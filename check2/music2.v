==> flow/design.v <==
`timescale 1ns / 1ps
module music2(
    input	clk,
	 input	onoff,
	 output o
	 );
	parameter doo = (25000000/262/2);
	parameter re = (25000000/294/2);
	parameter mi = (25000000/330/2);
	parameter fa = (25000000/349/2);
	parameter sol = (25000000/392/2);
	parameter la = (25000000/440/2);
	parameter si = (25000000/494/2);
	reg s_do,s_re,s_mi,s_fa,s_sol,s_la,s_si;
	reg [31:0] cnt1,cnt2,cnt3,cnt4,cnt5,cnt6,cnt7;
	reg sp;
	reg [2:0] state = 0;
	reg sclk;
	assign	o = sp;
	always@(state)
	begin
		if(onoff == 0)	sp <= 0;
		else
		case(state)
			0:	sp <= s_do;
			1:	sp <= s_re;
			2:	sp <= s_mi;
			3:	sp <= s_fa;
			4:	sp <= s_sol;
			5:	sp <= s_la;
			6:	sp <= s_si;
			7: sp <= 0;
		endcase
	end
	always@(posedge clk)
	begin
		if(cnt1 == 0) cnt1 <= doo-1; else cnt1 <= cnt1-1;
	end
	always@(posedge clk) if(cnt1 == 0) s_do <= ~s_do;
	always@(posedge clk)
	begin
		if(cnt2 == 0) cnt2 <= re-1; else cnt2 <= cnt2-1;
	end
	always@(posedge clk) if(cnt2 == 0) s_re <= ~s_re;
	always@(posedge clk)
	begin
		if(cnt3 == 0) cnt3 <= mi-1; else cnt3 <= cnt3-1;
	end
	always@(posedge clk) if(cnt3 == 0) s_mi <= ~s_mi;
	always@(posedge clk)
	begin
		if(cnt4 == 0) cnt4 <= fa-1; else cnt4 <= cnt4-1;
	end
	always@(posedge clk) if(cnt4 == 0) s_fa <= ~s_fa;
	always@(posedge clk)
	begin
		if(cnt5 == 0) cnt5 <= sol-1; else cnt5 <= cnt5-1;
	end
	always@(posedge clk) if(cnt5 == 0) s_sol <= ~s_sol;
	always@(posedge clk)
	begin
		if(cnt6 == 0) cnt6 <= la-1; else cnt6 <= cnt6-1;
	end
	always@(posedge clk) if(cnt6 == 0) s_la <= ~s_la;
	always@(posedge clk)
	begin
		if(cnt7 == 0) cnt7 <= si-1; else cnt7 <= cnt7-1;
	end
	always@(posedge clk) if(cnt7 == 0) s_si <= ~s_si;
	reg [31:0] cnt;
	always@(posedge clk)
	if(onoff == 0) state <= 0; 
	else
		begin
			if(cnt == 10000000) begin state <= state +1; cnt <= 0; end
			else cnt <= cnt + 1;
		end
endmodule
# Reports on music2
# Tool output for the design above, in the order of the flow.
# Lines are those of the file above, counted from 1.
# Operators carry their Yosys type and port widths (W data, S select, Z words).
# Library cell names are shortened.
# The mark n/a stands for no value.
# inputs
design	music2
clk_port	clk
cell_library	sky130hd
corner	tt_025C_1v80

# Word-level counts
# Yosys after proc, flatten, opt, wreduce and memory -nomap, before mapping. Enables and synchronous resets that opt folds into registers are not counted as muxes. Memory bits, and registers merged into a memory's read port (data or address), are not among the register bits. Print and check cells are not counted. Equal cells are merged and count once.
# word_totals
regBits	266
latchBits	0
mem_bits_rw	0
mem_bits_ro	0
clocked_rd_ports_x_width	0
mem_count	0
in_bits	2
out_inout_bits	1
elab_cells	50
# op_classes
addsub	9
mul	0
div_mod_pow	0
cmp	0
n_eq	8
n_shift	0
muxes	2
n_logic	7
n_reduce_logical	8
# ops
operator	count
$sub A32 B1 Y32 const B	7
$logic_not A32 Y1	7
$add A32 B1 Y32 const B	1
$eq A32 B24 Y1 const B	1
$eq A3 B3 Y1 const B	4
$pmux W1 S8	1
$not A1 Y1	7
$eq A3 B2 Y1 const B	2
$add A3 B1 Y3 const B	1
$eq A3 B1 Y1 const B	1
$logic_not A3 Y1	1
$mux W1	1

# Longest topological paths
# Longest topological path by Yosys (ltp), each cell counted once; first at word level (registers and memories cut), then after technology mapping (sequential cells cut; the memories' decode and read muxes count).
# logic_depth
ltp_word	3
ABC_AREA	0
depth_mapped	10
ltp_nobuf	8

# Mapped cells and area
# The flow's flattened synthesis, as Yosys stat reports it; memories are mapped. The netlist is that of the ABC_AREA named above (0 if unset); the other value can give another one.
# The area totals of this step are shown rounded.
# by_type
cell_type	count	area_total_um2
dfxtp_1	227	4.54E+03
edfxtp_1	39	1.17E+03
xnor2_1	118	1.03E+03
nor2_1	200	750.72
xor2_1	55	481.712
nor3_1	86	430.413
nor4_1	67	419.152
nand2_1	109	409.142
or3_1	36	225.216
or4_1	28	210.202
mux2_2	18	202.694
ha_1	15	187.68
nand3_1	29	145.139
inv_1	38	142.637
o21ai_0	24	120.115
o31ai_1	16	120.115
nand4_1	18	112.608
or2_2	18	112.608
# Other cell types: 33; their cells: 131.
# mapped
mapped_cells	1272
synth_area_mm2	0.01173
seqArea_mm2	0.005715
ffs	266
buffers	24

# Path before layout
# OpenSTA on the mapped netlist: ideal clock, no wires. The path of least setup slack (recovery checks aside). Input and output delay are each 20% of the period. Register names are those of the netlist, which keeps one name where synthesis merged equal registers.
# synth_path
path_type	register -> register
start	reg cnt7[0]
end	reg s_si
clock_period_ns	4.1
setup_time_ns	0.298
t_first_pin_ns	0.000
t_arrival_ns	2.452
t_required_ns	3.802
slack_ns	1.351
path_delay_ns	2.750
path_stages	9
path_buffers	2
synth_period_reached_ns	2.749
# "path_delay_ns" is the arrival time less input delay plus setup time.
# "path_stages": output pins that drive a net of the path, with the launching flip-flop's if there is one; two outputs of one cell count as two.
# "synth_period_reached_ns" = period - worst setup slack (recovery checks aside). The figure is calculated, with input and output delays left at 20% of the set period.
# Between the ends stands the longest chain of elaborated cells between them, by number of cells; it is not shown to be the way that was timed. Of several equally long chains one is given.
# A line is the first line of the expression or statement that the cell stems from. Yosys adds cells for indexed reads and writes and turns some case tables into memories.
# synth_between
path_cell_list	dfxtp_1 inv_1 ha_1 or4b_2 or2_2 buf_2 or4_4 nor3_4 buf_4
elab_chain_cells	1
cells_between	1
cone_classes	1 x reduce/logical
# synth_rtl
item	line_no	rtl
start, declared	15	reg [31:0] cnt1,cnt2,cnt3,cnt4,cnt5,cnt6,cnt7;
start, assigned	67	if(cnt7 == 0) cnt7 <= si-1; else cnt7 <= cnt7-1;
$logic_not A32 Y1	69	always@(posedge clk) if(cnt7 == 0) s_si <= ~s_si;
end, assigned	69
end, declared	14	reg s_do,s_re,s_mi,s_fa,s_sol,s_la,s_si;

# Path in the finished layout
# Path of least setup slack in the final report of job 1 (OpenROAD, finished layout, wires in). Where an end is a register, its clock arrival counts in the times.
# layout_path
path_type	register -> output
start	reg state[1]
end	out o
clock_period_ns	3.85
output_delay_ns	0.77
t_first_pin_ns	0.54
t_arrival_ns	2.67
t_required_ns	3.08
slack_ns	0.41
path_stages	8
path_buffers	1
# Between the ends stands the longest chain of elaborated cells between them, by number of cells; it is not shown to be the way that was timed. Of several equally long chains one is given.
# layout_between
path_cell_list	dfxtp_1 ha_1 ha_1 nor4_1 o22ai_1 a31o_2 a21boi_0 clkdlybuf4s50_1
elab_chain_cells	3
cells_between	10
lines_between	2
cone_classes	7 x eq/ne; 2 x mux; 1 x reduce/logical
# layout_rtl
item	line_no	rtl
start, declared	17	reg [2:0] state = 0;
start, assigned	72	if(onoff == 0) state <= 0;
start, assigned	75	if(cnt == 10000000) begin state <= state +1; cnt <= 0; end
$eq A3 B3 Y1	24	case(state)
$pmux W1 S8	24
$mux W1	22	if(onoff == 0) sp <= 0;
end, declared	5	output o

# Top module music2; platform sky130hd; tools Yosys and OpenROAD; 2 stored runs in no particular order. Input and output delays are each 20% of the period that was set; the output load is 0.01 pF.
# "achieved_period_ns" means the clock period less the worst setup slack. The figure is calculated, with input and output delays left at 20% of the set period.
# The results are shown rounded.
# Settings: -- = not set for that run.
item,job 1,job 2
period_ns,3.85,2.2
CORE_UTILIZATION,44,29
PLACE_DENSITY_LB_ADDON,0.21,0.21
CORE_MARGIN,7,2
TNS_END_PERCENT,15,--
ABC_AREA,0,1
GPL_TIMING_DRIVEN,1,0
GPL_ROUTABILITY_DRIVEN,1,1
SLEW_MARGIN,5,20
MIN_ROUTING_LAYER,met1,--
MAX_ROUTING_LAYER,met5,--
CAP_MARGIN,20,20
CTS_CLUSTER_SIZE,--,72
utilization_frac,0.503,0.336
synthArea_mm2,0.01173,0.01484
achieved_period_ns,3.440,2.344
final_setup_ws_ns,0.410,-0.144
layout_stdcell_area_mm2,0.01314,0.01692
setupTns_ns,0.000,-0.144
timing.hold.ws_ns,0.423,0.328
design.die.area_mm2,0.03143,0.053
